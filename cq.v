==> flow/design.v <==
module isEqual(input wire[2:0] din_a,din_b , output wire o);
    wire [2:0] t;
    xnor2 x[2:0] (din_a, din_b, t);
    and3 an1(t[2], t[1], t[0], o);
endmodule
module inc(input wire[2:0] din, output wire[2:0] dout);
    wire t1, t2, t3;
    fa f1(din[0], 1'b1, 1'b0, dout[0], t1);
    fa f2(din[1], 1'b0, t1, dout[1], t2);
    fa f3(din[2], 1'b0, t2, dout[2], t3);
endmodule
module ThreeBitReg(input wire clk, reset, load, input wire[2:0] inp, output wire [2:0] outp);
	dfrl dfrl_0(clk, reset, load, inp[0], outp[0]);
	dfrl dfrl_1(clk, reset, load, inp[1], outp[1]);
	dfrl dfrl_2(clk, reset, load, inp[2], outp[2]);
endmodule
module cq(input wire clk, reset, wr, rd, input wire[15:0] din, output wire empty, full, output wire[15:0] dout);
    wire [2:0] rd_addr, wr_addr;
    wire [2:0] rd_inc, wr_inc;
    wire [15:0] fakeDout; 
    wire wr_load, rd_load;
    inc i2(wr_addr, wr_inc);
    inc i1(rd_addr, rd_inc);
    isEqual empty0(rd_addr, wr_addr, empty);
    isEqual full0(rd_addr, wr_inc, full);
    and2 rl(rd, !empty, rd_load);
    and2 wl(wr, !full, wr_load);
    ThreeBitReg read_addr (clk, reset, rd_load, rd_inc, rd_addr); 
    ThreeBitReg write_addr (clk, reset, wr_load, wr_inc, wr_addr);
    reg_file rf1 (clk, reset, wr_load, rd_addr[2:0], 3'b000, wr_addr[2:0], din[15:0], dout[15:0], fakeDout[15:0]); 
endmodule
`default_nettype wire
module invert (input wire i, output wire o);
   assign o = !i;
endmodule
module and2 (input wire i0, i1, output wire o);
  assign o = i0 & i1;
endmodule
module or2 (input wire i0, i1, output wire o);
  assign o = i0 | i1;
endmodule
module xor2 (input wire i0, i1, output wire o);
  assign o = i0 ^ i1;
endmodule
module nand2 (input wire i0, i1, output wire o);
   wire t;
   and2 and2_0 (i0, i1, t);
   invert invert_0 (t, o);
endmodule
module nor2 (input wire i0, i1, output wire o);
   wire t;
   or2 or2_0 (i0, i1, t);
   invert invert_0 (t, o);
endmodule
module xnor2 (input wire i0, i1, output wire o);
   wire t;
   xor2 xor2_0 (i0, i1, t);
   invert invert_0 (t, o);
endmodule
module and3 (input wire i0, i1, i2, output wire o);
   wire t;
   and2 and2_0 (i0, i1, t);
   and2 and2_1 (i2, t, o);
endmodule
module or3 (input wire i0, i1, i2, output wire o);
   wire t;
   or2 or2_0 (i0, i1, t);
   or2 or2_1 (i2, t, o);
endmodule
module nor3 (input wire i0, i1, i2, output wire o);
   wire t;
   or2 or2_0 (i0, i1, t);
   nor2 nor2_0 (i2, t, o);
endmodule
module nand3 (input wire i0, i1, i2, output wire o);
   wire t;
   and2 and2_0 (i0, i1, t);
   nand2 nand2_1 (i2, t, o);
endmodule
module xor3 (input wire i0, i1, i2, output wire o);
   wire t;
   xor2 xor2_0 (i0, i1, t);
   xor2 xor2_1 (i2, t, o);
endmodule
module xnor3 (input wire i0, i1, i2, output wire o);
   wire t;
   xor2 xor2_0 (i0, i1, t);
   xnor2 xnor2_0 (i2, t, o);
endmodule
module mux2 (input wire i0, i1, j, output wire o);
  assign o = (j==0)?i0:i1;
endmodule
module mux4 (input wire [0:3] i, input wire j1, j0, output wire o);
  wire  t0, t1;
  mux2 mux2_0 (i[0], i[1], j1, t0);
  mux2 mux2_1 (i[2], i[3], j1, t1);
  mux2 mux2_2 (t0, t1, j0, o);
endmodule
module mux8 (input wire [0:7] i, input wire j2, j1, j0, output wire o);
  wire  t0, t1;
  mux4 mux4_0 (i[0:3], j2, j1, t0);
  mux4 mux4_1 (i[4:7], j2, j1, t1);
  mux2 mux2_0 (t0, t1, j0, o);
endmodule
module demux2 (input wire i, j, output wire o0, o1);
  assign o0 = (j==0)?i:1'b0;
  assign o1 = (j==1)?i:1'b0;
endmodule
module demux4 (input wire i, j1, j0, output wire [0:3] o);
  wire  t0, t1;
  demux2 demux2_0 (i, j1, t0, t1);
  demux2 demux2_1 (t0, j0, o[0], o[1]);
  demux2 demux2_2 (t1, j0, o[2], o[3]);
endmodule
module demux8 (input wire i, j2, j1, j0, output wire [0:7] o);
  wire  t0, t1;
  demux2 demux2_0 (i, j2, t0, t1);
  demux4 demux4_0 (t0, j1, j0, o[0:3]);
  demux4 demux4_1 (t1, j1, j0, o[4:7]);
endmodule
module df (input wire clk, in, output wire out);
  reg df_out;
  always@(posedge clk) df_out <= in;
  assign out = df_out;
endmodule
module dfr (input wire clk, reset, in, output wire out);
  wire reset_, df_in;
  invert invert_0 (reset, reset_);
  and2 and2_0 (in, reset_, df_in);
  df df_0 (clk, df_in, out);
endmodule
module dfrl (input wire clk, reset, load, in, output wire out);
  wire _in;
  mux2 mux2_0(out, in, load, _in);
  dfr dfr_1(clk, reset, _in, out);
endmodule
module dfs (input wire clk, set, in, output wire out);
  wire dfr_in,dfr_out;
  invert invert_0(in, dfr_in);
  invert invert_1(dfr_out, out);
  dfr dfr_2(clk, set, dfr_in, dfr_out);
endmodule
module dfsl (input wire clk, set, load, in, output wire out);
  wire _in;
  mux2 mux2_0(out, in, load, _in);
  dfs dfs_1(clk, set, _in, out);
endmodule
module fa (input wire i0, i1, cin, output wire sum, cout);
   wire t0, t1, t2;
   xor3 _i0 (i0, i1, cin, sum);
   and2 _i1 (i0, i1, t0);
   and2 _i2 (i1, cin, t1);
   and2 _i3 (cin, i0, t2);
   or3 _i4 (t0, t1, t2, cout);
endmodule
module addsub (input wire addsub, i0, i1, cin, output wire sumdiff, cout);
  wire t;
  fa _i0 (i0, t, cin, sumdiff, cout);
  xor2 _i1 (i1, addsub, t);
endmodule
module reg_file (input wire clk, reset, wr, input wire [2:0] rd_addr_a, rd_addr_b, wr_addr, input wire [15:0] d_in, output wire [15:0] d_out_a, d_out_b);
	wire [15:0] t0, t1, t2, t3, t4, t5, t6, t7, reg_op0, reg_op1,  reg_op2,  reg_op3,  reg_op4,  reg_op5,  reg_op6,  reg_op7;
	wire [0:7] wrload;
	STBitDemux8 writer(wr_addr, d_in, t0, t1, t2, t3, t4, t5, t6, t7);
	demux8 load_demux(wr, wr_addr[2], wr_addr[1], wr_addr[0], wrload);
	STBitReg reg_0(clk, reset, wrload[0], d_in, reg_op0);
	STBitReg reg_1(clk, reset, wrload[1], d_in, reg_op1);
	STBitReg reg_2(clk, reset, wrload[2], d_in, reg_op2);
	STBitReg reg_3(clk, reset, wrload[3], d_in, reg_op3);
	STBitReg reg_4(clk, reset, wrload[4], d_in, reg_op4);
	STBitReg reg_5(clk, reset, wrload[5], d_in, reg_op5);
	STBitReg reg_6(clk, reset, wrload[6], d_in, reg_op6);
	STBitReg reg_7(clk, reset, wrload[7], d_in, reg_op7);
	STBitMux8 read_a(rd_addr_a, reg_op0, reg_op1,  reg_op2,  reg_op3,  reg_op4,  reg_op5,  reg_op6,  reg_op7, d_out_a);
	STBitMux8 read_b(rd_addr_b, reg_op0, reg_op1,  reg_op2,  reg_op3,  reg_op4,  reg_op5,  reg_op6,  reg_op7, d_out_b);
endmodule
module reg_alu (input wire clk, reset, sel, wr, input wire [1:0] op, input wire [2:0] rd_addr_a,
		rd_addr_b, wr_addr, input wire [15:0] d_in, output wire [15:0] d_out_a, d_out_b, output wire cout);
	wire [15:0] alu_outp, reg_din;
	wire alu_cout;
	reg_file reg_m(clk, reset, wr, rd_addr_a, rd_addr_b, wr_addr, reg_din, d_out_a, d_out_b);
	STBitMux2 din_mux(d_in, alu_outp, sel, reg_din);
	alu alu_m(op, d_out_a, d_out_b, alu_outp, alu_cout);
	dfr cout_dfr(clk, reset, alu_cout, cout);
endmodule
module STBitReg(input wire clk, rst, load, input wire[15:0] inp, output wire [15:0] outp);
	dfrl dfrl_0( clk, rst, load, inp[0], outp[0] );
	dfrl dfrl_1( clk, rst, load, inp[1], outp[1] );
	dfrl dfrl_2( clk, rst, load, inp[2], outp[2] );
	dfrl dfrl_3( clk, rst, load, inp[3], outp[3] );
	dfrl dfrl_4( clk, rst, load, inp[4], outp[4] );
	dfrl dfrl_5( clk, rst, load, inp[5], outp[5] );
	dfrl dfrl_6( clk, rst, load, inp[6], outp[6] );
	dfrl dfrl_7( clk, rst, load, inp[7], outp[7] );
	dfrl dfrl_8( clk, rst, load, inp[8], outp[8] );
	dfrl dfrl_9( clk, rst, load, inp[9], outp[9] );
	dfrl dfrl_10( clk, rst, load, inp[10], outp[10] );
	dfrl dfrl_11( clk, rst, load, inp[11], outp[11] );
	dfrl dfrl_12( clk, rst, load, inp[12], outp[12] );
	dfrl dfrl_13( clk, rst, load, inp[13], outp[13] );
	dfrl dfrl_14( clk, rst, load, inp[14], outp[14] );
	dfrl dfrl_15( clk, rst, load, inp[15], outp[15] );
endmodule
module STBitDemux8(input wire [2:0] s, input wire [15:0] inp, output [15:0] o0, o1, o2, o3, o4, o5, o6, o7);
	demux8 b_0( inp[0], s[2], s[1], s[0], { o0[0], o1[0], o2[0], o3[0], o4[0], o5[0], o6[0], o7[0] } );
	demux8 b_1( inp[1], s[2], s[1], s[0], { o0[1], o1[1], o2[1], o3[1], o4[1], o5[1], o6[1], o7[1] } );
	demux8 b_2( inp[2], s[2], s[1], s[0], { o0[2], o1[2], o2[2], o3[2], o4[2], o5[2], o6[2], o7[2] } );
	demux8 b_3( inp[3], s[2], s[1], s[0], { o0[3], o1[3], o2[3], o3[3], o4[3], o5[3], o6[3], o7[3] } );
	demux8 b_4( inp[4], s[2], s[1], s[0], { o0[4], o1[4], o2[4], o3[4], o4[4], o5[4], o6[4], o7[4] } );
	demux8 b_5( inp[5], s[2], s[1], s[0], { o0[5], o1[5], o2[5], o3[5], o4[5], o5[5], o6[5], o7[5] } );
	demux8 b_6( inp[6], s[2], s[1], s[0], { o0[6], o1[6], o2[6], o3[6], o4[6], o5[6], o6[6], o7[6] } );
	demux8 b_7( inp[7], s[2], s[1], s[0], { o0[7], o1[7], o2[7], o3[7], o4[7], o5[7], o6[7], o7[7] } );
	demux8 b_8( inp[8], s[2], s[1], s[0], { o0[8], o1[8], o2[8], o3[8], o4[8], o5[8], o6[8], o7[8] } );
	demux8 b_9( inp[9], s[2], s[1], s[0], { o0[9], o1[9], o2[9], o3[9], o4[9], o5[9], o6[9], o7[9] } );
	demux8 b_10( inp[10], s[2], s[1], s[0], { o0[10], o1[10], o2[10], o3[10], o4[10], o5[10], o6[10], o7[10] } );
	demux8 b_11( inp[11], s[2], s[1], s[0], { o0[11], o1[11], o2[11], o3[11], o4[11], o5[11], o6[11], o7[11] } );
	demux8 b_12( inp[12], s[2], s[1], s[0], { o0[12], o1[12], o2[12], o3[12], o4[12], o5[12], o6[12], o7[12] } );
	demux8 b_13( inp[13], s[2], s[1], s[0], { o0[13], o1[13], o2[13], o3[13], o4[13], o5[13], o6[13], o7[13] } );
	demux8 b_14( inp[14], s[2], s[1], s[0], { o0[14], o1[14], o2[14], o3[14], o4[14], o5[14], o6[14], o7[14] } );
	demux8 b_15( inp[15], s[2], s[1], s[0], { o0[15], o1[15], o2[15], o3[15], o4[15], o5[15], o6[15], o7[15] } );
endmodule
module STBitMux8(input wire [2:0] s, input wire [15:0] i0, i1, i2, i3, i4, i5, i6, i7, output wire [15:0] out);
	mux8 b_0( { i0[0], i1[0], i2[0], i3[0], i4[0], i5[0], i6[0], i7[0] }, s[0], s[1], s[2], out[0] );
	mux8 b_1( { i0[1], i1[1], i2[1], i3[1], i4[1], i5[1], i6[1], i7[1] }, s[0], s[1], s[2], out[1] );
	mux8 b_2( { i0[2], i1[2], i2[2], i3[2], i4[2], i5[2], i6[2], i7[2] }, s[0], s[1], s[2], out[2] );
	mux8 b_3( { i0[3], i1[3], i2[3], i3[3], i4[3], i5[3], i6[3], i7[3] }, s[0], s[1], s[2], out[3] );
	mux8 b_4( { i0[4], i1[4], i2[4], i3[4], i4[4], i5[4], i6[4], i7[4] }, s[0], s[1], s[2], out[4] );
	mux8 b_5( { i0[5], i1[5], i2[5], i3[5], i4[5], i5[5], i6[5], i7[5] }, s[0], s[1], s[2], out[5] );
	mux8 b_6( { i0[6], i1[6], i2[6], i3[6], i4[6], i5[6], i6[6], i7[6] }, s[0], s[1], s[2], out[6] );
	mux8 b_7( { i0[7], i1[7], i2[7], i3[7], i4[7], i5[7], i6[7], i7[7] }, s[0], s[1], s[2], out[7] );
	mux8 b_8( { i0[8], i1[8], i2[8], i3[8], i4[8], i5[8], i6[8], i7[8] }, s[0], s[1], s[2], out[8] );
	mux8 b_9( { i0[9], i1[9], i2[9], i3[9], i4[9], i5[9], i6[9], i7[9] }, s[0], s[1], s[2], out[9] );
	mux8 b_10( { i0[10], i1[10], i2[10], i3[10], i4[10], i5[10], i6[10], i7[10] }, s[0], s[1], s[2], out[10] );
	mux8 b_11( { i0[11], i1[11], i2[11], i3[11], i4[11], i5[11], i6[11], i7[11] }, s[0], s[1], s[2], out[11] );
	mux8 b_12( { i0[12], i1[12], i2[12], i3[12], i4[12], i5[12], i6[12], i7[12] }, s[0], s[1], s[2], out[12] );
	mux8 b_13( { i0[13], i1[13], i2[13], i3[13], i4[13], i5[13], i6[13], i7[13] }, s[0], s[1], s[2], out[13] );
	mux8 b_14( { i0[14], i1[14], i2[14], i3[14], i4[14], i5[14], i6[14], i7[14] }, s[0], s[1], s[2], out[14] );
	mux8 b_15( { i0[15], i1[15], i2[15], i3[15], i4[15], i5[15], i6[15], i7[15] }, s[0], s[1], s[2], out[15] );
endmodule
module STBitMux2(input [15:0] i0, i1, input s, output [15:0] o);
    mux2 op_0( i0[0], i1[0], s, o[0] );
    mux2 op_1( i0[1], i1[1], s, o[1] );
    mux2 op_2( i0[2], i1[2], s, o[2] );
    mux2 op_3( i0[3], i1[3], s, o[3] );
    mux2 op_4( i0[4], i1[4], s, o[4] );
    mux2 op_5( i0[5], i1[5], s, o[5] );
    mux2 op_6( i0[6], i1[6], s, o[6] );
    mux2 op_7( i0[7], i1[7], s, o[7] );
    mux2 op_8( i0[8], i1[8], s, o[8] );
    mux2 op_9( i0[9], i1[9], s, o[9] );
    mux2 op_10( i0[10], i1[10], s, o[10] );
    mux2 op_11( i0[11], i1[11], s, o[11] );
    mux2 op_12( i0[12], i1[12], s, o[12] );
    mux2 op_13( i0[13], i1[13], s, o[13] );
    mux2 op_14( i0[14], i1[14], s, o[14] );
    mux2 op_15( i0[15], i1[15], s, o[15] );
endmodule
# Reports on cq
# What the tools print for cq, step after step.
# Lines are those of the file above, counted from 1.
# Operators carry their Yosys type and port widths (W data, S select, Z words).
# Cell names lack the library's common part.
# Not given: -
# design
top	cq
clock_port	clk
cell_library	sky130hd
pvt_corner	tt_025C_1v80

# Word-level counts
# Counts by Yosys on the flattened word-level netlist (proc, flatten, opt, wreduce; memories kept). Register bits leave out memories and registers merged into their read ports (data or address); mux counts leave out enables and synchronous resets folded into registers. Print and check cells are left out. Cells with the same type and inputs are merged into one.
# classes
reduce_and_logical	9
muxes	260
n_logic	154
# ops
cell	n
$mux W1	260
$and A1 B1 Y1	142
$xor A1 B1 Y1	10
$logic_not A1 Y1	9
$not A1 Y1	2
# word_totals
register_bits	134
elab_cells	557
out_inout_bits	18

# Depth
# Longest topological path by Yosys (ltp), each cell counted once; first at word level (registers and memories cut), then after technology mapping (sequential cells cut; the memories' decode and read muxes count).
# depth
ltp_word	13
ABC_AREA	0
mapped_depth	7
depth_no_buf	5

# Synthesis result
# The flow's flattened synthesis, as Yosys stat reports it; memories are mapped. The netlist is that of the ABC_AREA named above (0 if unset); the other value can give another one.
# Totals and module areas in this step are rounded.
# mapped
yosys_area_um2	6200
stdcells	551
sequential_area_um2	2700
ff_cells	134
# types
type	n	area_total_um2
dfxtp_1	134	2.68E+03
mux2i_1	130	1.3E+03
mux4_2	32	720.691
nor2_1	134	502.982
mux2_2	16	180.173
buf_4	18	135.13
a311oi_4	5	131.376
buf_6	9	101.347
buf_2	20	100.096
clkbuf_1	19	71.318
a31oi_4	2	42.541
xor2_1	4	35.034
xnor2_1	3	26.275
ha_1	2	25.024
xnor3_1	1	22.522
xor2_2	1	16.266
a311oi_2	1	15.014
buf_1	4	15.014
# Other cell types: 11; their cells: 16.
# By module: a second synthesis without flattening, with its own total; a netlist apart from the flattened one above.
# hier_totals
cells_unflattened	841
hier_area_um2	9900
# Rows give one instance, submodules left out.
# modules
module	n_cells	mod_seq_area_um2	n_inst	mod_area_um2
mux2	1	0.0	358	15
df	1	20	134	20
and2	1	0.0	158	6.3
invert	1	0.0	140	3.8
xor2	1	0.0	18	8.8
demux2	2	0.0	7	16
or2	1	0.0	12	6.3
inc	2	0.0	2	7.5
cq	3	0.0	1	11
STBitMux8	0	0.0	2	0.0
STBitReg	0	0.0	8	0.0
ThreeBitReg	0	0.0	2	0.0
and3	0	0.0	2	0.0
demux4	0	0.0	2	0.0
# Further modules, not shown: 11.

# Timing after synthesis
# OpenSTA on the mapped netlist: ideal clock, no wires. The path of least setup slack (recovery checks aside). Input and output delay are each 20% of the period. Register names are those of the netlist, which keeps one name where synthesis merged equal registers.
# synth_timing
path_kind	register to output
from	register read_addr.dfrl_0.dfr_1.df_0.df_out
to	output dout[11]
output_delay_ns	0.690
path_buffers	4
t_required_ns	2.760
path_delay_ns	2.106
stages	7
slack_ns	0.654
clock_period_ns	3.45
launch_ns	0.000
arrival_ns	2.106
synth_period_reached_ns	2.796
# "path_delay_ns" is the arrival time less input delay plus setup time.
# A path that ends at an output port has no setup time.
# "stages": output pins that drive a net of the path, with the launching flip-flop's if there is one; two outputs of one cell count as two.
# "synth_period_reached_ns" = period - worst setup slack (recovery checks aside). The figure is calculated, with input and output delays left at 20% of the set period.
# Between the ends stands the longest chain of elaborated cells between them, by number of cells; it is not shown to be the way that was timed. Of several equally long chains one is given.
# A line is the first line of the expression or statement that the cell stems from. Yosys adds cells for indexed reads and writes and turns some case tables into memories.
# synth_between
path_cell_list	dfxtp_1 > buf_2 > buf_1 > clkbuf_1 > mux4_2 > mux2_2 > buf_4
elab_chain_cells	3
cells_between	7
cone_lines	1
# synth_rtl
element	line	rtl
start: declaration	122	reg df_out;
start: assignment	123	always@(posedge clk) df_out <= in;
$mux W1 (3 in a row)	91	assign o = (j==0)?i0:i1;
end: declaration	17	module cq(input wire clk, reset, wr, rd, input wire[15:0] din, output wire empty, full, output wire[15:0] dout ...
# Nets of the timed path that keep an RTL name, with a line that drives or declares them; the list need not be complete.
# synth_nets
signal	line
rf1.read_a.b_11.mux2_0.o	91

# Path in the finished layout
# From the final timing report of run 2: the path of least setup slack in the routed layout; clock arrival at registers is part of the times.
# layout_timing
path_kind	register to output
from	register read_addr.dfrl_0.dfr_1.df_0.df_out
to	output dout[7]
slack_ns	0.52
t_required_ns	2.52
stages	6
arrival_ns	2.00
clock_period_ns	3.15
path_buffers	3
launch_ns	0.41
output_delay_ns	0.63
# Between the ends stands the longest chain of elaborated cells between them, by number of cells; it is not shown to be the way that was timed. Of several equally long chains one is given.
# layout_between
path_cell_list	dfxtp_4 > buf_6 > buf_12 > mux4_2 > mux2_4 > buf_6
elab_chain_cells	3
cells_between	7
cone_lines	1
# layout_rtl
element	line	rtl
start: declaration	122	reg df_out;
start: assignment	123	always@(posedge clk) df_out <= in;
$mux W1 (3 in a row)	91	assign o = (j==0)?i0:i1;
end: declaration	17	module cq(input wire clk, reset, wr, rd, input wire[15:0] din, output wire empty, full, output wire[15:0] dout ...

Record of 2 stored runs of the RTL-to-layout flow on cq, platform sky130hd. The runs are unordered. Constraints: input delay and output delay 20% of the set period each, output load 0.01 pF.
"achieved_period_ns" means the clock period less the worst setup slack. The figure is calculated, with input and output delays left at 20% of the set period.
"worst_path_ns": the worst setup path's part of the clock period (all of it between registers, 20% less for each end at a port) less its slack. A launch clock that arrives late makes it longer, a capture clock that arrives late makes it shorter.
"total_power_mw": no workload was simulated; the value follows from the tool's default switching activity.
Measured values are rounded.

Run 1, flow files:
==> flow/run.sh <==
#!/bin/bash
# the make line also repeats the synthesis and layout settings of config.mk as NAME=value (left out here)
make -C /OpenROAD-flow-scripts/flow DESIGN_CONFIG=/design/flow/config.mk WORK_HOME=/design/flow/orfs CLKGATE_MAP_FILE= finish
==> flow/config.mk <==
export PLATFORM = sky130hd
export DESIGN_NAME = cq
export DESIGN_NICKNAME = cq
export VERILOG_FILES = /design/flow/design.v
export SDC_FILE = /design/flow/constraint.sdc
export NUM_CORES = 4
export LEC_CHECK = 0
export CAP_MARGIN = 20
export CELL_PAD_IN_SITES_DETAIL_PLACEMENT = 1
export CELL_PAD_IN_SITES_GLOBAL_PLACEMENT = 0
export CORE_ASPECT_RATIO = 1.0
export CORE_MARGIN = 7
export CORE_UTILIZATION = 57
export CTS_CLUSTER_SIZE = 42
export GPL_TIMING_DRIVEN = 1
export MIN_ROUTING_LAYER = met1
export PLACE_DENSITY_LB_ADDON = 0.06
export SLEW_MARGIN = 25
==> flow/constraint.sdc <==
create_clock -name core_clock -period 2.22 [get_ports {clk}]
set_input_delay 0.4440 -clock core_clock [delete_from_list [all_inputs] [get_ports {clk}]]
set_output_delay 0.4440 -clock core_clock [all_outputs]
set_load 0.01 [all_outputs]

Run 1: did not finish, routing stopped with DPL-0033

Run 2, flow files:
==> flow/run.sh <==
#!/bin/bash
# the make line also repeats the synthesis and layout settings of config.mk as NAME=value (left out here)
make -C /OpenROAD-flow-scripts/flow DESIGN_CONFIG=/design/flow/config.mk WORK_HOME=/design/flow/orfs CLKGATE_MAP_FILE= finish
==> flow/config.mk <==
export PLATFORM = sky130hd
export DESIGN_NAME = cq
export DESIGN_NICKNAME = cq
export VERILOG_FILES = /design/flow/design.v
export SDC_FILE = /design/flow/constraint.sdc
export NUM_CORES = 4
export LEC_CHECK = 0
export CAP_MARGIN = 20
export CORE_MARGIN = 2
export CORE_UTILIZATION = 40
export SETUP_SLACK_MARGIN = 0.48
export SLEW_MARGIN = 20
==> flow/constraint.sdc <==
create_clock -name core_clock -period 3.15 [get_ports {clk}]
set_input_delay 0.6300 -clock core_clock [delete_from_list [all_inputs] [get_ports {clk}]]
set_output_delay 0.6300 -clock core_clock [all_outputs]
set_load 0.01 [all_outputs]

==> results of run 2, as CSV <==
result,value
synthesis_area_um2,6200
total_die_area_um2,17000
finalUtil_pct,49
ws_setup_ns,0.52
final_setup_tns_ns,0.000
fin_hold_ws_ns,0.49
total_power_mw,5.6
achieved_period_ns,2.635
worst_path_ns,2.00
critical_path_kind,"register to output"
